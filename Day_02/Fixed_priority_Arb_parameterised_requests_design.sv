==> flow/design.v <==
module single_cycle_arbiter #(
  parameter N = 32
) (
  input   logic          clk,
  input   logic          reset,
  input   logic [N-1:0]  req,
  output  logic [N-1:0]  grant
);
  logic [N-1:0] grant_next;
  always @(posedge clk) begin
    if(reset) grant <= 32'b0;
    else grant <= grant_next;
  end
  genvar i;
  assign grant_next[0] = req[0];
  for(i=1;i<N;i=i+1) begin
    assign grant_next[i] = (~| grant_next[i-1:0]) && req[i] ;
  end
endmodule
Reports on single_cycle_arbiter
Tool output for the design above, in the order of the flow.
Line numbers count from 1 in the design file above.
Operators carry their Yosys type and port widths (W data, S select, Z words).
Library cell names are shortened.
Not given: n/a
- top: single_cycle_arbiter
- clock: clk
- library: sky130hd
- corner: tt_025C_1v80

Elaborated design
Counts by Yosys on the flattened word-level netlist (proc, flatten, opt, wreduce; memories kept). Register bits leave out memories and registers merged into their read ports (data or address); mux counts leave out enables and synchronous resets folded into registers. Print and check cells are left out. Cells with the same type and inputs are merged into one.
- input bits at 34
- noted cells after elaboration: 93
- noted bits in read-only memories: 0
- noted register bits: 32
- bits in writable memories at 0
- noted output and inout port bits: 32
- clocked read ports x word width: 0
- noted latch bits: 0
- memory cells at 0
- noted muxes and demuxes: 0
- reductions and logical operators at 92
- shift-type cells at 0
- magnitude comparators at 0
- bitwise gates (word level): 0
- multiply operators at 0
- eq/ne operators: 0
- $add $sub $neg: 0
- noted div/mod/pow operators: 0
- operator list (cell ; number):
    $logic_and A1 B1 Y1 ; 31
    $logic_not A1 Y1 ; 31
    $reduce_or A31 Y1 ; 1
    $reduce_or A30 Y1 ; 1
    $reduce_or A29 Y1 ; 1
    $reduce_or A28 Y1 ; 1
    $reduce_or A27 Y1 ; 1
    $reduce_or A26 Y1 ; 1
    $reduce_or A25 Y1 ; 1
    $reduce_or A24 Y1 ; 1
    $reduce_or A23 Y1 ; 1
    $reduce_or A22 Y1 ; 1
    $reduce_or A21 Y1 ; 1
    $reduce_or A20 Y1 ; 1
    $reduce_or A19 Y1 ; 1
    $reduce_or A18 Y1 ; 1
    $reduce_or A17 Y1 ; 1
    $reduce_or A16 Y1 ; 1
    $reduce_or A15 Y1 ; 1
    $reduce_or A14 Y1 ; 1
    $reduce_or A13 Y1 ; 1
    $reduce_or A12 Y1 ; 1
    $reduce_or A11 Y1 ; 1
    $reduce_or A10 Y1 ; 1
    $reduce_or A9 Y1 ; 1
    $reduce_or A8 Y1 ; 1
    $reduce_or A7 Y1 ; 1
    $reduce_or A6 Y1 ; 1
Not listed: further kinds 4, cells in them 4.

Depth
Yosys ltp: most cells in a row. Word level: on the elaborated netlist, between registers, memories and ports. Mapped: between sequential cells and ports; inverters and the memories' decode and read muxes count.
- word-level depth: 92
- ABC_AREA: 0
- mapped depth at 4
- mapped depth without buffers: 3

Synthesis result
Yosys stat after the flow's synthesis: flattened, memories mapped to cells. It holds for the ABC_AREA given above (unset counts as 0); a run with the other value may have another netlist.
Totals and module areas in this step are rounded.
- noted cell area after synthesis: 1194 µm²
- flip-flop cells at 32
- standard cells after synthesis at 103
- sequential area: 640.6 µm²
- buffers: 1
- cell types (cell ; number ; area in all (µm²)):
    dfxtp_1 ; 32 ; 640.614
    nor3_2 ; 11 ; 110.106
    nor4_4 ; 3 ; 63.811
    nor4_1 ; 6 ; 37.536
    nor3b_1 ; 4 ; 30.029
    nor4b_2 ; 2 ; 30.029
    nor3_1 ; 5 ; 25.024
    inv_1 ; 6 ; 22.522
    nand2_1 ; 6 ; 22.522
    nand3b_1 ; 3 ; 22.522
    nor2_1 ; 6 ; 22.522
    nand4_4 ; 1 ; 21.27
    and3_1 ; 3 ; 18.768
    nand3_4 ; 1 ; 17.517
    nand4b_1 ; 2 ; 17.517
    nand3_1 ; 3 ; 15.014
    nor4_2 ; 1 ; 12.512
    buf_6 ; 1 ; 11.261
Other cell types: 7; their cells: 7.

Worst setup path after synthesis
OpenSTA on the mapped netlist: ideal clock, no wires. The path of least setup slack (recovery checks aside). Input and output delay are each 20% of the period. Register names are those of the netlist, which keeps one name where synthesis merged equal registers.
- kind: input -> register
- from: in req[2]
- to: reg grant[26]
- time at the first pin at 0.298 ns
- period at 1.49 ns
- noted stages: 4
- path delay at 0.920 ns
- setup slack: 0.272 ns
- data arrival time: 1.144 ns
- noted synthesis period reached: 1.218 ns
"path delay" is the arrival time less input delay plus setup time.
"stages": output pins that drive a net of the path, with the launching flip-flop's if there is one; two outputs of one cell count as two.
"synthesis period reached" is the clock period less the worst setup slack; recovery checks do not enter. This is arithmetic on one report: input and output delays are still those of the set period (20% each).
The rows between start and end are the longest chain of elaborated cells between them; the timing report does not say that the signal goes this way. Where chains are equally long, one stands for them.
A line is the first line of the expression or statement that the cell stems from. Yosys adds cells for indexed reads and writes and turns some case tables into memories.
- cells stage by stage: nor4_4 -> nand3_4 -> buf_6 -> nor3_2
- noted length of the longest elaborated chain: 73
- elaborated cells between the ends (all ways) at 73
- those cells by class: reduce/logical (73)
- ends and longest elaborated chain, after synthesis (what ; RTL line ; RTL):
    start: declaration ; 6 ; input   logic [N-1:0]  req,
    $logic_and A1 B1 Y1 ; 17 ; assign grant_next[i] = (~| grant_next[i-1:0]) && req[i] ;
    $reduce_or A3 Y1 ; 17 ;
    $logic_not A1 Y1 ; 17 ;
    $logic_and A1 B1 Y1 ; 17 ;
    $reduce_or A4 Y1 ; 17 ;
    $logic_not A1 Y1 ; 17 ;
    $logic_and A1 B1 Y1 ; 17 ;
    (+59 left out) ; n/a ;
    $logic_and A1 B1 Y1 ; 17 ;
    $reduce_or A25 Y1 ; 17 ;
    $logic_not A1 Y1 ; 17 ;
    $logic_and A1 B1 Y1 ; 17 ;
    $reduce_or A26 Y1 ; 17 ;
    $logic_not A1 Y1 ; 17 ;
    $logic_and A1 B1 Y1 ; 17 ;
    end: assignment ; 11 ; if(reset) grant <= 32'b0;
    end: assignment ; 12 ; else grant <= grant_next;
    end: declaration ; 7 ; output  logic [N-1:0]  grant

Worst path after layout
Path of least setup slack in the final report of flow run A (OpenROAD, finished layout, wires in). Where an end is a register, its clock arrival counts in the times.
- kind: input -> register
- from: in req[7]
- to: reg grant[28]
- noted stages: 6
- period at 1.28 ns
- time at the first pin at 0.26 ns
- setup slack: 0.03 ns
- data arrival time: 1.49 ns
The rows between start and end are the longest chain of elaborated cells between them; the timing report does not say that the signal goes this way. Where chains are equally long, one stands for them.
- cells stage by stage: clkdlybuf4s50_1 -> nor3_2 -> buf_4 -> nand3_4 -> buf_12 -> nor4_1
- noted length of the longest elaborated chain: 64
- elaborated cells between the ends (all ways) at 64
- those cells by class: reduce/logical (64)
- ends and longest elaborated chain, after layout (what ; RTL line ; RTL):
    start: declaration ; 6 ; input   logic [N-1:0]  req,
    $logic_and A1 B1 Y1 ; 17 ; assign grant_next[i] = (~| grant_next[i-1:0]) && req[i] ;
    $reduce_or A8 Y1 ; 17 ;
    $logic_not A1 Y1 ; 17 ;
    $logic_and A1 B1 Y1 ; 17 ;
    $reduce_or A9 Y1 ; 17 ;
    $logic_not A1 Y1 ; 17 ;
    $logic_and A1 B1 Y1 ; 17 ;
    (+50 left out) ; n/a ;
    $logic_and A1 B1 Y1 ; 17 ;
    $reduce_or A27 Y1 ; 17 ;
    $logic_not A1 Y1 ; 17 ;
    $logic_and A1 B1 Y1 ; 17 ;
    $reduce_or A28 Y1 ; 17 ;
    $logic_not A1 Y1 ; 17 ;
    $logic_and A1 B1 Y1 ; 17 ;
    end: assignment ; 11 ; if(reset) grant <= 32'b0;
    end: assignment ; 12 ; else grant <= grant_next;
    end: declaration ; 7 ; output  logic [N-1:0]  grant

Stored flow runs of single_cycle_arbiter (2 of them; Yosys, OpenROAD, sky130hd). They differ in their settings and are not a sequence. Constraints: input delay and output delay 20% of the set period each, output load 0.01 pF.
By "reached clock period" is meant the clock period of the run minus its worst setup slack. This is arithmetic on one report: input and output delays are still those of the set period (20% each).
"worst setup path time": the worst setup path's part of the clock period (all of it between registers, 20% less for each end at a port) less its slack. A launch clock that arrives late makes it longer, a capture clock that arrives late makes it shorter.
By "power consumption" is meant OpenSTA's value without simulated activity: inputs other than the clock are taken to toggle once in ten clock periods, and the tool carries that through the logic.
The results are shown rounded.

Flow run A

==> flow/run.sh <==
#!/bin/bash
# the make line also repeats the synthesis and layout settings of config.mk as NAME=value (left out here)
make -C /OpenROAD-flow-scripts/flow DESIGN_CONFIG=/design/flow/config.mk WORK_HOME=/design/flow/orfs CLKGATE_MAP_FILE= finish
==> flow/config.mk <==
export PLATFORM = sky130hd
export DESIGN_NAME = single_cycle_arbiter
export DESIGN_NICKNAME = single_cycle_arbiter
export VERILOG_FILES = /design/flow/design.v
export SDC_FILE = /design/flow/constraint.sdc
export NUM_CORES = 4
export LEC_CHECK = 0
export CAP_MARGIN = 20
export CORE_MARGIN = 2
export CORE_UTILIZATION = 41
export SLEW_MARGIN = 20
==> flow/constraint.sdc <==
create_clock -name core_clock -period 1.28 [get_ports {clk}]
set_input_delay 0.2560 -clock core_clock [delete_from_list [all_inputs] [get_ports {clk}]]
set_output_delay 0.2560 -clock core_clock [all_outputs]
set_load 0.01 [all_outputs]

Measured in flow run A:
- noted the post-synthesis cell area: 1194 µm²
- noted the post-route worst hold slack: 0.254 ns
- utilization after routing: 0.799
- noted the die outline area: 3359 µm²
- smallest setup slack: 0.034 ns
- noted the final setup TNS: 0.000 ns
- standard-cell area after routing: 2203 µm²
- noted the power consumption: 0.001892 W
- noted the worst setup path time: 0.99 ns
- worst setup path kind: input -> register
- reached clock period at 1.246 ns

Flow run B

==> flow/run.sh <==
#!/bin/bash
# the make line also repeats the synthesis and layout settings of config.mk as NAME=value (left out here)
make -C /OpenROAD-flow-scripts/flow DESIGN_CONFIG=/design/flow/config.mk WORK_HOME=/design/flow/orfs CLKGATE_MAP_FILE= finish
==> flow/config.mk <==
export PLATFORM = sky130hd
export DESIGN_NAME = single_cycle_arbiter
export DESIGN_NICKNAME = single_cycle_arbiter
export VERILOG_FILES = /design/flow/design.v
export SDC_FILE = /design/flow/constraint.sdc
export NUM_CORES = 4
export LEC_CHECK = 0
export CAP_MARGIN = 30
export CORE_MARGIN = 2
export CORE_UTILIZATION = 36
export CTS_CLUSTER_DIAMETER = 286
export CTS_CLUSTER_SIZE = 66
export MIN_ROUTING_LAYER = met1
export PLACE_DENSITY = 0.76
export SETUP_SLACK_MARGIN = 0.05
export SLEW_MARGIN = 40
==> flow/constraint.sdc <==
create_clock -name core_clock -period 2.05 [get_ports {clk}]
set_input_delay 0.4100 -clock core_clock [delete_from_list [all_inputs] [get_ports {clk}]]
set_output_delay 0.4100 -clock core_clock [all_outputs]
set_load 0.01 [all_outputs]

Measured in flow run B:
- noted the post-synthesis cell area: 1194 µm²
- noted the post-route worst hold slack: 0.682 ns
- utilization after routing: 0.628
- noted the die outline area: 3792 µm²
- smallest setup slack: 0.276 ns
- noted the final setup TNS: 0.000 ns
- standard-cell area after routing: 1949 µm²
- noted the power consumption: 0.001079 W
- noted the worst setup path time: 1.36 ns
- worst setup path kind: input -> register
- reached clock period at 1.774 ns
