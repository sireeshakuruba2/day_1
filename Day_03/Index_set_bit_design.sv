==> flow/design.v <==
module set_bit_index (in,out,clk,reset);
  input  logic [31:0] in;
  output logic [5:0] out;
  input logic clk,reset;
  logic [5:0] count;
  integer j;
  integer done;
  always_comb
    begin
       count=6'h0;
      done=1'b0;
      for (j=0;j<32;j=j+1) begin
        if((in[j]==1) && !done)
            begin
            count=j;
              done=1;
            end
        end
    end
  always_ff @(posedge clk or negedge reset)
    begin
      if(!reset)
        out <= 6'h0;
      else
        out <= count;
    end
endmodule
## Step by step through the tools: set_bit_index

What the tools print for set_bit_index, step after step.
Lines are those of the file above, counted from 1.
A cell with n/a has no value.

- Top module: set_bit_index
- Clock: clk
- Library: sky130hd
- Corner: tt_025C_1v80

## Word level

Counts by Yosys on the flattened word-level netlist (proc, flatten, opt, wreduce; memories kept). Register bits leave out memories and registers merged into their read ports (data or address); mux counts leave out enables and synchronous resets folded into registers. Print and check cells are left out. Cells with the same type and inputs are merged into one.

- Flip-flop bits (word level): 6
- Word-level cells: 125
- Bits in writable memories: 0
- Memories: 0
- Bits in latches: 0
- Clocked read ports x word width: 0
- Bits in read-only memories: 0

- $lt $le $gt $ge: 0
- Multiply operators: 0
- Reduce/logical cells: 62
- Bitwise operators: 0
- Div/mod/pow operators: 0
- Shift-type cells: 0
- Equality and inequality tests: 0
- Mux-type cells: 62
- Add/subtract/negate cells: 0

Operator list:

| kind | number |
|---|---|
| zero test 32 bit | 31 |
| two-way mux 32 bit | 30 |
| two-way mux 6 bit | 30 |
| logical AND 1 bit | 31 |
| two-way mux 1 bit | 2 |

## Depth

Longest topological path by Yosys (ltp), each cell counted once; first at word level (registers and memories cut), then after technology mapping (sequential cells cut; the memories' decode and read muxes count).

- Depth after elaboration: 94
- ABC_AREA: 0
- Gate-level depth with buffers: 5

## After synthesis

Source: synth_stat.txt of the flow (Yosys; design flattened, memories mapped). It holds for the ABC_AREA given above (unset counts as 0); a run with the other value may have another netlist.

- Area of sequential cells: 125.1 µm²
- Flip-flop cells: 5
- Mapped area: 546.8 µm²
- Mapped cells: 76

Cells by type:

| type | number | total area (µm²) |
|---|---|---|
| sky130_fd_sc_hd__dfrtp_1 | 5 | 125.12 |
| sky130_fd_sc_hd__nor2_1 | 12 | 45.043 |
| sky130_fd_sc_hd__nor4_4 | 2 | 42.541 |
| sky130_fd_sc_hd__a21oi_1 | 8 | 40.038 |
| sky130_fd_sc_hd__inv_1 | 9 | 33.782 |
| sky130_fd_sc_hd__nor3_1 | 6 | 30.029 |
| sky130_fd_sc_hd__o31ai_1 | 4 | 30.029 |
| sky130_fd_sc_hd__nand2_1 | 5 | 18.768 |
| sky130_fd_sc_hd__o21ai_0 | 3 | 15.014 |
| sky130_fd_sc_hd__nand4_2 | 1 | 12.512 |
| sky130_fd_sc_hd__nor2b_1 | 2 | 12.512 |
| sky130_fd_sc_hd__nor4_1 | 2 | 12.512 |
| sky130_fd_sc_hd__nor4_2 | 1 | 12.512 |
| sky130_fd_sc_hd__nor3_2 | 1 | 10.01 |
| sky130_fd_sc_hd__a32oi_1 | 1 | 8.758 |
| sky130_fd_sc_hd__nand4b_1 | 1 | 8.758 |
| sky130_fd_sc_hd__o22a_1 | 1 | 8.758 |
| sky130_fd_sc_hd__o311ai_0 | 1 | 8.758 |

Not listed: further types 11, cells in them 11.

## Path before layout

Path of least setup slack by OpenSTA after synthesis, without wires, with an ideal clock, recovery checks aside; 20% of the period is set as input and as output delay. Where synthesis merged equal registers, the netlist keeps one of their names.

- Path type: input to register
- Start point: in in[16]
- End point: reg out[1]
- Input delay: 0.294 ns
- Data arrival time: 1.276 ns
- Library setup time: 0.071 ns
- Data required time: 1.399 ns
- Clock period: 1.47 ns
- Stages on the path: 4
- Path slack: 0.122 ns
- Path delay: 1.053 ns
- Synthesis period reached: 1.348 ns

"path delay" = arrival - input delay + setup time.
"stages on the path" counts driving pins, that of a launching flip-flop among them; a cell with two outputs on the path counts twice.
"synthesis period reached" = period - worst setup slack (recovery checks aside). The figure is calculated, with input and output delays left at 20% of the set period.
The rows between start and end are the longest chain of elaborated cells between them; the timing report does not say that the signal goes this way. Where chains are equally long, one stands for them.
A line is the first line of the expression or statement that the cell stems from. Yosys adds cells for indexed reads and writes and turns some case tables into memories.

- Cell sequence: sky130_fd_sc_hd__or4_1 sky130_fd_sc_hd__nor3_2 sky130_fd_sc_hd__o311ai_1 sky130_fd_sc_hd__nand4_1
- Cells in the longest elaborated chain: 47
- Elaborated cells between the ends (all ways): 62
- Source lines of those cells: 1
- Those cells by class: mux (31); reduce/logical (31)

Ends and longest elaborated chain, post-synthesis:

| what | line | text |
|---|---|---|
| from (decl) | 2 | `input  logic [31:0] in;` |
| logical AND 1 bit | 13 | `if((in[j]==1) && !done)` |
| two-way mux 32 bit | 13 |  |
| zero test 32 bit | 13 |  |
| logical AND 1 bit | 13 |  |
| two-way mux 32 bit | 13 |  |
| zero test 32 bit | 13 |  |
| logical AND 1 bit | 13 |  |
| [33 not listed] | n/a |  |
| two-way mux 32 bit | 13 |  |
| zero test 32 bit | 13 |  |
| logical AND 1 bit | 13 |  |
| two-way mux 32 bit | 13 |  |
| zero test 32 bit | 13 |  |
| logical AND 1 bit | 13 |  |
| two-way mux 6 bit | 13 |  |
| to (assign) | 23 | `out <= 6'h0;` |
| to (assign) | 25 | `out <= count;` |
| to (decl) | 3 | `output logic [5:0] out;` |

Wiki page: set_bit_index / flow data

module set_bit_index, platform sky130hd, 2 stored runs of the flow under differing settings, order arbitrary. Input and output delays are each 20% of the period that was set; the output load is 0.01 pF.

### Run A

Settings: `period_ns=0.963`, `CAP_MARGIN=20`, `CORE_MARGIN=2`, `CORE_UTILIZATION=40`, `SLEW_MARGIN=20`

No results, routing failed with DPL-0038.

### Run B

Settings: `period_ns=1.61`, `CORE_UTILIZATION=45`, `SETUP_SLACK_MARGIN=-0.07`, `PLACE_DENSITY=0.49`, `HOLD_SLACK_MARGIN=0.29`, `CORE_MARGIN=10`, `TNS_END_PERCENT=80`, `SLEW_MARGIN=40`, `CAP_MARGIN=20`

No results, clock tree synthesis failed with DPL-0038.
